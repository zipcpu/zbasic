==> flow/design.v <==
`default_nettype	none
module	pipefetch(i_clk, i_rst, i_new_pc, i_clear_cache, i_stall_n, i_pc,
			o_i, o_pc, o_v,
		o_wb_cyc, o_wb_stb, o_wb_we, o_wb_addr, o_wb_data,
			i_wb_stall, i_wb_ack, i_wb_err, i_wb_data, i_wb_request,
			o_illegal);
	parameter	RESET_ADDRESS=32'h0010_0000,
			LGCACHELEN = 6, ADDRESS_WIDTH=24,
			CACHELEN=(1<<LGCACHELEN), BUSW=32, AW=ADDRESS_WIDTH;
	input	wire			i_clk, i_rst, i_new_pc,
					i_clear_cache, i_stall_n;
	input	wire	[(AW-1):0]	i_pc;
	output	reg	[(BUSW-1):0]	o_i;
	output	reg	[(AW-1):0]	o_pc;
	output	wire			o_v;
	output	reg		o_wb_cyc, o_wb_stb;
	output	wire		o_wb_we;
	output	reg	[(AW-1):0]	o_wb_addr;
	output	wire	[(BUSW-1):0]	o_wb_data;
	input	wire		i_wb_stall, i_wb_ack, i_wb_err;
	input	wire	[(BUSW-1):0]	i_wb_data;
	input	wire			i_wb_request;
	output	wire			o_illegal;
	assign	o_wb_we = 1'b0;
	assign	o_wb_data = 0;
	reg	[(AW-1):0]		r_cache_base;
	reg	[(LGCACHELEN):0]	r_nvalid, r_acks_waiting;
	reg	[(BUSW-1):0]		cache[0:(CACHELEN-1)];
	wire	[(LGCACHELEN-1):0]	w_cache_offset;
	reg	[1:0]			r_cache_offset;
	reg			r_addr_set;
	reg	[(AW-1):0]	r_addr;
	wire	[(AW-1):0]	bus_nvalid;
	assign	bus_nvalid = { {(AW-LGCACHELEN-1){1'b0}}, r_nvalid };
	wire	w_pc_out_of_bounds;
	assign	w_pc_out_of_bounds = ((i_new_pc)&&((r_nvalid == 0)
					||(i_pc < r_cache_base)
					||(i_pc >= r_cache_base + CACHELEN)
					||(i_pc >= r_cache_base + bus_nvalid+5)));
	wire	w_ran_off_end_of_cache;
	assign	w_ran_off_end_of_cache =((r_addr_set)&&((r_addr < r_cache_base)
					||(r_addr >= r_cache_base + CACHELEN)
					||(r_addr >= r_cache_base + bus_nvalid+5)));
	wire	w_running_out_of_cache;
	assign	w_running_out_of_cache = (r_addr_set)
			&&(r_addr >= r_cache_base +
				+(3<<(LGCACHELEN-2)))
			&&(|r_nvalid[(LGCACHELEN):(LGCACHELEN-1)]);
	initial	r_cache_base = RESET_ADDRESS[(AW+1):2];
	always @(posedge i_clk)
	begin
		if ((i_rst)||(i_clear_cache)||((o_wb_cyc)&&(i_wb_err)))
		begin
			o_wb_cyc <= 1'b0;
			o_wb_stb <= 1'b0;
		end else if ((o_wb_cyc)&&(w_pc_out_of_bounds))
		begin
			o_wb_cyc <= 1'b0;
			o_wb_stb <= 1'b0;
		end else if ((~o_wb_cyc)&&(~r_nvalid[LGCACHELEN])&&(~i_wb_request)&&(r_addr_set))
		begin
			o_wb_cyc <= 1'b1;
			o_wb_stb <= 1'b1;
		end else if ((~o_wb_cyc)&&(
				(w_pc_out_of_bounds)||(w_ran_off_end_of_cache)))
		begin
			o_wb_cyc <= 1'b1;
			o_wb_stb <= 1'b1;
		end else if ((~o_wb_cyc)&&(w_running_out_of_cache))
		begin
			o_wb_cyc <= 1'b1;
			o_wb_stb <= 1'b1;
		end else if (o_wb_cyc)
		begin
			if ((o_wb_stb)&&(~i_wb_stall))
			begin
				if ((o_wb_addr - r_cache_base >= CACHELEN-1)
					||(i_wb_request))
					o_wb_stb <= 1'b0;
			end
			if (i_wb_ack)
			begin
				if ((r_acks_waiting == 1)&&(~o_wb_stb))
					o_wb_cyc <= 1'b0;
			end else if ((r_acks_waiting == 0)&&(~o_wb_stb))
				o_wb_cyc <= 1'b0;
		end
	end
	initial	r_nvalid = 0;
	always @(posedge i_clk)
		if ((i_rst)||(i_clear_cache))  
			r_nvalid <= 0;
		else if ((~o_wb_cyc)&&(
				(w_pc_out_of_bounds)||(w_ran_off_end_of_cache)))
			r_nvalid <= 0;
		else if ((~o_wb_cyc)&&(w_running_out_of_cache))
			r_nvalid[LGCACHELEN:(LGCACHELEN-2)]
				<= r_nvalid[LGCACHELEN:(LGCACHELEN-2)] +3'b111;
		else if ((o_wb_cyc)&&(i_wb_ack))
			r_nvalid <= r_nvalid + {{(LGCACHELEN){1'b0}},1'b1};  
	always @(posedge i_clk)
		if (i_clear_cache)
			r_cache_base <= i_pc;
		else if ((~o_wb_cyc)&&(
				(w_pc_out_of_bounds)
				||(w_ran_off_end_of_cache)))
			r_cache_base <= (i_new_pc) ? i_pc : r_addr;
		else if ((~o_wb_cyc)&&(w_running_out_of_cache))
			r_cache_base[(AW-1):(LGCACHELEN-2)]
				<= r_cache_base[(AW-1):(LGCACHELEN-2)]
					+ {{(AW-LGCACHELEN+1){1'b0}},1'b1};
	always @(posedge i_clk)
		if (i_clear_cache)
			r_cache_offset <= 0;
		else if ((~o_wb_cyc)&&(
				(w_pc_out_of_bounds)
				||(w_ran_off_end_of_cache)))
			r_cache_offset <= 0;
		else if ((~o_wb_cyc)&&(w_running_out_of_cache))
			r_cache_offset[1:0] <= r_cache_offset[1:0] + 2'b01;
	assign	w_cache_offset = { r_cache_offset, {(LGCACHELEN-2){1'b0}} };
	always @(posedge i_clk)
		if (i_clear_cache)
			o_wb_addr <= i_pc;
		else if ((o_wb_cyc)&&(w_pc_out_of_bounds))
		begin
			if (i_wb_ack)
				o_wb_addr <= r_cache_base + bus_nvalid+1;
			else
				o_wb_addr <= r_cache_base + bus_nvalid;
		end else if ((~o_wb_cyc)&&((w_pc_out_of_bounds)
					||(w_ran_off_end_of_cache)))
			o_wb_addr <= (i_new_pc) ? i_pc : r_addr;
		else if ((o_wb_stb)&&(~i_wb_stall))	 
			o_wb_addr <= o_wb_addr + 1;
	initial	r_acks_waiting = 0;
	always @(posedge i_clk)
		if (~o_wb_cyc)
			r_acks_waiting <= 0;
		else if ((o_wb_stb)&&(~i_wb_stall)&&(~i_wb_ack))  
			r_acks_waiting <= r_acks_waiting + {{(LGCACHELEN){1'b0}},1'b1};
		else if ((i_wb_ack)&&((~o_wb_stb)||(i_wb_stall)))  
			r_acks_waiting <= r_acks_waiting + {(LGCACHELEN+1){1'b1}};  
	always @(posedge i_clk)
		if ((o_wb_cyc)&&(i_wb_ack))
			cache[r_nvalid[(LGCACHELEN-1):0]+w_cache_offset]
					<= i_wb_data;
	initial	r_addr_set = 1'b0;
	always @(posedge i_clk)
		if ((i_rst)||(i_new_pc))
			r_addr_set <= 1'b1;
		else if (i_clear_cache)
			r_addr_set <= 1'b0;
	wire	w_cv;	 
	reg	r_cv;
	assign	w_cv = ((r_nvalid != 0)&&(r_addr>=r_cache_base)
			&&(r_addr-r_cache_base < bus_nvalid));
	always @(posedge i_clk)
		r_cv <= (~i_new_pc)&&((w_cv)||((~i_stall_n)&&(r_cv)));
	assign	o_v = (r_cv)&&(~i_new_pc);
	always @(posedge i_clk)
		if (i_new_pc)
			r_addr <= i_pc;
		else if ( ((i_stall_n)&&(w_cv)) || ((~i_stall_n)&&(w_cv)&&(r_addr == o_pc)) )
			r_addr <= r_addr + {{(AW-1){1'b0}},1'b1};
	wire	[(LGCACHELEN-1):0]	c_rdaddr, c_cache_base;
	assign	c_cache_base   = r_cache_base[(LGCACHELEN-1):0];
	assign	c_rdaddr = r_addr[(LGCACHELEN-1):0]-c_cache_base+w_cache_offset;
	always @(posedge i_clk)
		if ((~o_v)||((i_stall_n)&&(o_v)))
			o_i <= cache[c_rdaddr];
	always @(posedge i_clk)
		if ((~o_v)||((i_stall_n)&&(o_v)))
			o_pc <= r_addr;
	reg	[(AW-1):0]	ill_address;
	initial	ill_address = 0;
	always @(posedge i_clk)
		if ((o_wb_cyc)&&(i_wb_err))
			ill_address <= o_wb_addr - {{(AW-LGCACHELEN-1){1'b0}}, r_acks_waiting};
	assign	o_illegal = (o_pc == ill_address)&&(~i_rst)&&(~i_new_pc)&&(~i_clear_cache);
endmodule
======== Step by step through the tools: pipefetch ========
Tool output for the design above, in the order of the flow.
Lines are those of the file above, counted from 1.
Not given: --
set-up
  top module .............................. pipefetch
  clock port .............................. i_clk
  cell library ............................ sky130hd
  library corner .......................... tt_025C_1v80

======== Word level ========
Yosys after proc, flatten, opt, wreduce and memory -nomap, before mapping. Memory bits, and registers merged into a memory's read port (data or address), are not among the register bits. Print and check cells are not counted.
Yosys's memory passes give these memory sizes; they may raise the number of words (mostly to a power of two), join words into wider ones and drop unused or constant bits.
cells by class
  add/sub/neg operators ................... 20
  $mul .................................... 0
  divide/modulo/power cells ............... 0
  $lt $le $gt $ge ......................... 10
  equality and inequality tests ........... 3
  shift operators ......................... 0
  multiplexer cells ....................... 33
  bitwise operators ....................... 12
  reduce/logical cells .................... 61
operators by type and width
  operator                                                         number
  24-bit two-way mux                                               8
  24-bit by 32-bit >= comparator with 1-bit output                 3
  24-bit by 1-bit adder with 24-bit output with constant B         3
  20-bit two-way mux                                               3
  24-bit by 25-bit >= comparator with 1-bit output                 2
  24-bit less-than comparator                                      2
  24-bit equality test                                             2
  32-bit by 6-bit >= comparator with 1-bit output with constant B  1
  32-bit two-way mux                                               1
  1-bit logical AND                                                29
  25-bit by 3-bit adder with 26-bit output with constant B         1
  24-bit by 24-bit subtractor with 25-bit output                   1
  24-bit by 6-bit adder with 25-bit output with constant B         1
  24-bit by 7-bit adder with 25-bit output                         1
  24-bit by 7-bit adder with 25-bit output with constant B         1
  24-bit subtractor                                                1
  24-bit >= comparator                                             1
  24-bit by 7-bit adder with 24-bit output                         1
  24-bit by 7-bit subtractor with 24-bit output                    1
  24-bit by 7-bit less-than comparator with 1-bit output           1
  20-bit by 1-bit adder with 20-bit output with constant B         1
  4-bit nonzero test                                               4
  1-bit logical OR                                                 14
  7-bit by 1-bit adder with 7-bit output with constant B           2
  7-bit logical NOT                                                2
  1-bit two-way mux                                                14
  7-bit two-way mux                                                2
  1-bit NOT                                                        12
Not listed: further kinds 15, cells in them 24.
word-level totals
  bits in registers ....................... 140
  bits in latches ......................... 0
  RAM bits ................................ 2,048
  ROM bits ................................ 0
  word width x clocked read ports ......... 32
  memories kept ........................... 1
  input bits .............................. 65
  output and inout bits ................... 117
  cells after elaboration ................. 154
memory list
  name   words  width  rd ports  wr ports  line  text
  cache  64     32     1         1         28    reg [(BUSW-1):0] cache[0:(CACHELEN-1)];

======== Depth ========
Depth = most cells in a row (Yosys ltp): at word level without a register or memory, in the mapped netlist without a sequential cell, where the memories' decode and read muxes count.
logic depth
  word-level depth ........................ 10
  ABC_AREA ................................ 0
  mapped depth ............................ 27
  depth with buffers taken out ............ 26

======== Mapped cells and area ========
Yosys stat after the flow's synthesis: flattened, memories mapped to cells. It holds for the ABC_AREA given above (unset counts as 0); a run with the other value may have another netlist.
mapped netlist
  mapped cells ............................ 5,049
  chip area (Yosys) ....................... 95,591.7 sq um
  sequential part of the area ............. 66,463.7 sq um
  flip-flop cells ......................... 2,220
  buffers ................................. 253
cell types
  cell type                  number  area in all (sq um)
  sky130_fd_sc_hd__edfxtp_1  2,200   6.61E+04
  sky130_fd_sc_hd__mux4_2    641     1.44E+04
  sky130_fd_sc_hd__ha_1      212     2.65E+03
  sky130_fd_sc_hd__xnor2_1   182     1.59E+03
  sky130_fd_sc_hd__nor2_1    223     837.053
  sky130_fd_sc_hd__xor2_1    87      761.981
  sky130_fd_sc_hd__clkbuf_1  167     626.851
  sky130_fd_sc_hd__nand2_1   166     623.098
  sky130_fd_sc_hd__o21ai_0   112     560.538
  sky130_fd_sc_hd__a21oi_1   98      490.47
  sky130_fd_sc_hd__mux2i_1   44      440.422
  sky130_fd_sc_hd__inv_1     113     424.157
  sky130_fd_sc_hd__a21o_1    55      412.896
  sky130_fd_sc_hd__dfxtp_1   20      400.384
  sky130_fd_sc_hd__mux2_2    31      349.085
  sky130_fd_sc_hd__nand3_1   68      340.326
  sky130_fd_sc_hd__nand4_1   53      331.568
  sky130_fd_sc_hd__nor3_1    55      275.264
Not listed: further types 77, cells in them 522.

======== Worst setup path after synthesis ========
Path of least setup slack by OpenSTA after synthesis, without wires, with an ideal clock, recovery checks aside; 20% of the period is set as input and as output delay. Where synthesis merged equal registers, the netlist keeps one of their names.
path after synthesis
  path type ............................... register to register
  start point ............................. reg r_nvalid[0]
  end point ............................... reg o_wb_addr[0]
  clock period ............................ 7,380 ps
  arrival time ............................ 6,346 ps
  data required time ...................... 6,999 ps
  path slack .............................. 652 ps
  path delay .............................. 6,727 ps
  stages .................................. 25
  synthesis period reached ................ 6,728 ps
"path delay" is the arrival time less input delay plus setup time.
"stages": output pins that drive a net of the path, with the launching flip-flop's if there is one; two outputs of one cell count as two.
"synthesis period reached" = period - worst setup slack (recovery checks aside). The figure is calculated, with input and output delays left at 20% of the set period.
Between the ends stands the longest chain of elaborated cells between them, by number of cells; it is not shown to be the way that was timed. Of several equally long chains one is given.
Each line given opens the expression or statement behind the cell; cells for indexed reads and writes are added by Yosys, which also makes memories of some case tables.
At most two assigning lines are given for a register; there are more.
The path ends at the enable pin of a flip-flop; only ways to that pin are counted.
between the ends, after synthesis
  cell sequence ........................... sky130_fd_sc_hd__dfxtp_1 > sky130_fd_sc_hd__ha_1 > sky130_fd_sc_hd__inv_1 > sky130_fd_sc_hd__fa_1 > sky130_fd_sc_hd__nand2b_1 > sky130_fd_sc_hd__a21bo_2 > sky130_fd_sc_hd__a2111oi_1 > sky130_fd_sc_hd__xnor2_1 > sky130_fd_sc_hd__clkbuf_1 > sky130_fd_sc_hd__nor4_1 > sky130_fd_sc_hd__nand2_1 > sky130_fd_sc_hd__xnor2_1 > sky130_fd_sc_hd__ha_1 > sky130_fd_sc_hd__nand4_1 > sky130_fd_sc_hd__or2_2 > sky130_fd_sc_hd__a211oi_1 > sky130_fd_sc_hd__a31oi_1 > sky130_fd_sc_hd__nand4_1 > sky130_fd_sc_hd__a21boi_0 > sky130_fd_sc_hd__o2111ai_1 > sky130_fd_sc_hd__a21oi_1 > sky130_fd_sc_hd__nand4_1 > sky130_fd_sc_hd__a31oi_4 > sky130_fd_sc_hd__clkbuf_1 > sky130_fd_sc_hd__or3_1
  cells in the longest elaborated chain ... 8
  elaborated cells between the ends (all ways) .. 15
  classes of those cells .................. 2 x add/sub; 2 x compare; 11 x reduce/logical
ends and longest elaborated chain, after synthesis
  what                                              line  text
  start: declaration                                27    reg [(LGCACHELEN):0] r_nvalid, r_acks_waiting;
  start: assignment                                 92    r_nvalid <= 0;
  start: assignment                                 100   r_nvalid <= r_nvalid + {{(LGCACHELEN){1'b0}},1'b1};
  24-bit by 7-bit adder with 25-bit output          39    ||(i_pc >= r_cache_base + bus_nvalid+5)));
  25-bit by 3-bit adder with 26-bit output          39
  24-bit by 32-bit >= comparator with 1-bit output  39
  1-bit logical OR                                  36    assign w_pc_out_of_bounds = ((i_new_pc)&&((r_nvalid == 0)
  1-bit logical AND                                 36
  1-bit logical OR                                  131   end else if ((~o_wb_cyc)&&((w_pc_out_of_bounds)
  1-bit logical AND                                 131
  4-bit nonzero test                                --
  end: assignment                                   130   o_wb_addr <= r_cache_base + bus_nvalid;
  end: assignment                                   133   o_wb_addr <= (i_new_pc) ? i_pc : r_addr;
  end: declaration                                  18    output reg [(AW-1):0] o_wb_addr;

==> runs of pipefetch <==
pipefetch on sky130hd: 2 stored runs with different settings, listed in no order. Input and output delays are each 20% of the period that was set; the output load is 0.01 pF.

======== run 1 ========
==> flow/run.sh <==
#!/bin/bash
# the make line also repeats the synthesis and layout settings of config.mk as NAME=value (left out here)
make -C /OpenROAD-flow-scripts/flow DESIGN_CONFIG=/design/flow/config.mk WORK_HOME=/design/flow/orfs CLKGATE_MAP_FILE= finish
==> flow/config.mk <==
export PLATFORM = sky130hd
export DESIGN_NAME = pipefetch
export DESIGN_NICKNAME = pipefetch
export VERILOG_FILES = /design/flow/design.v
export SDC_FILE = /design/flow/constraint.sdc
export NUM_CORES = 4
export LEC_CHECK = 0
export ABC_AREA = 0
export CAP_MARGIN = 20
export CELL_PAD_IN_SITES_DETAIL_PLACEMENT = 2
export CELL_PAD_IN_SITES_GLOBAL_PLACEMENT = 3
export CORE_ASPECT_RATIO = 1.7
export CORE_MARGIN = 2
export CORE_UTILIZATION = 70
export GPL_TIMING_DRIVEN = 0
export HOLD_SLACK_MARGIN = -0.09
export SETUP_SLACK_MARGIN = 0.84
export SLEW_MARGIN = 20
export TNS_END_PERCENT = 50
==> flow/constraint.sdc <==
create_clock -name core_clock -period 3.75 [get_ports {i_clk}]
set_input_delay 0.7500 -clock core_clock [delete_from_list [all_inputs] [get_ports {i_clk}]]
set_output_delay 0.7500 -clock core_clock [all_outputs]
set_load 0.01 [all_outputs]

-------- run 1 --------
  not finished: placement ended with error GPL-0301

======== run 2 ========
==> flow/run.sh <==
#!/bin/bash
# the make line also repeats the synthesis and layout settings of config.mk as NAME=value (left out here)
make -C /OpenROAD-flow-scripts/flow DESIGN_CONFIG=/design/flow/config.mk WORK_HOME=/design/flow/orfs CLKGATE_MAP_FILE= finish
==> flow/config.mk <==
export PLATFORM = sky130hd
export DESIGN_NAME = pipefetch
export DESIGN_NICKNAME = pipefetch
export VERILOG_FILES = /design/flow/design.v
export SDC_FILE = /design/flow/constraint.sdc
export NUM_CORES = 4
export LEC_CHECK = 0
export ABC_AREA = 1
export CAP_MARGIN = 25
export CELL_PAD_IN_SITES_DETAIL_PLACEMENT = 0
export CELL_PAD_IN_SITES_GLOBAL_PLACEMENT = 0
export CORE_MARGIN = 2
export CORE_UTILIZATION = 71
export CTS_CLUSTER_DIAMETER = 113
export CTS_CLUSTER_SIZE = 82
export GPL_ROUTABILITY_DRIVEN = 0
export MIN_ROUTING_LAYER = met2
export PLACE_DENSITY = 0.73
export SETUP_SLACK_MARGIN = 0.7
export SLEW_MARGIN = 30
==> flow/constraint.sdc <==
create_clock -name core_clock -period 4.69 [get_ports {i_clk}]
set_input_delay 0.9380 -clock core_clock [delete_from_list [all_inputs] [get_ports {i_clk}]]
set_output_delay 0.9380 -clock core_clock [all_outputs]
set_load 0.01 [all_outputs]

-------- run 2 --------
  not finished: routing ended with error GRT-0116
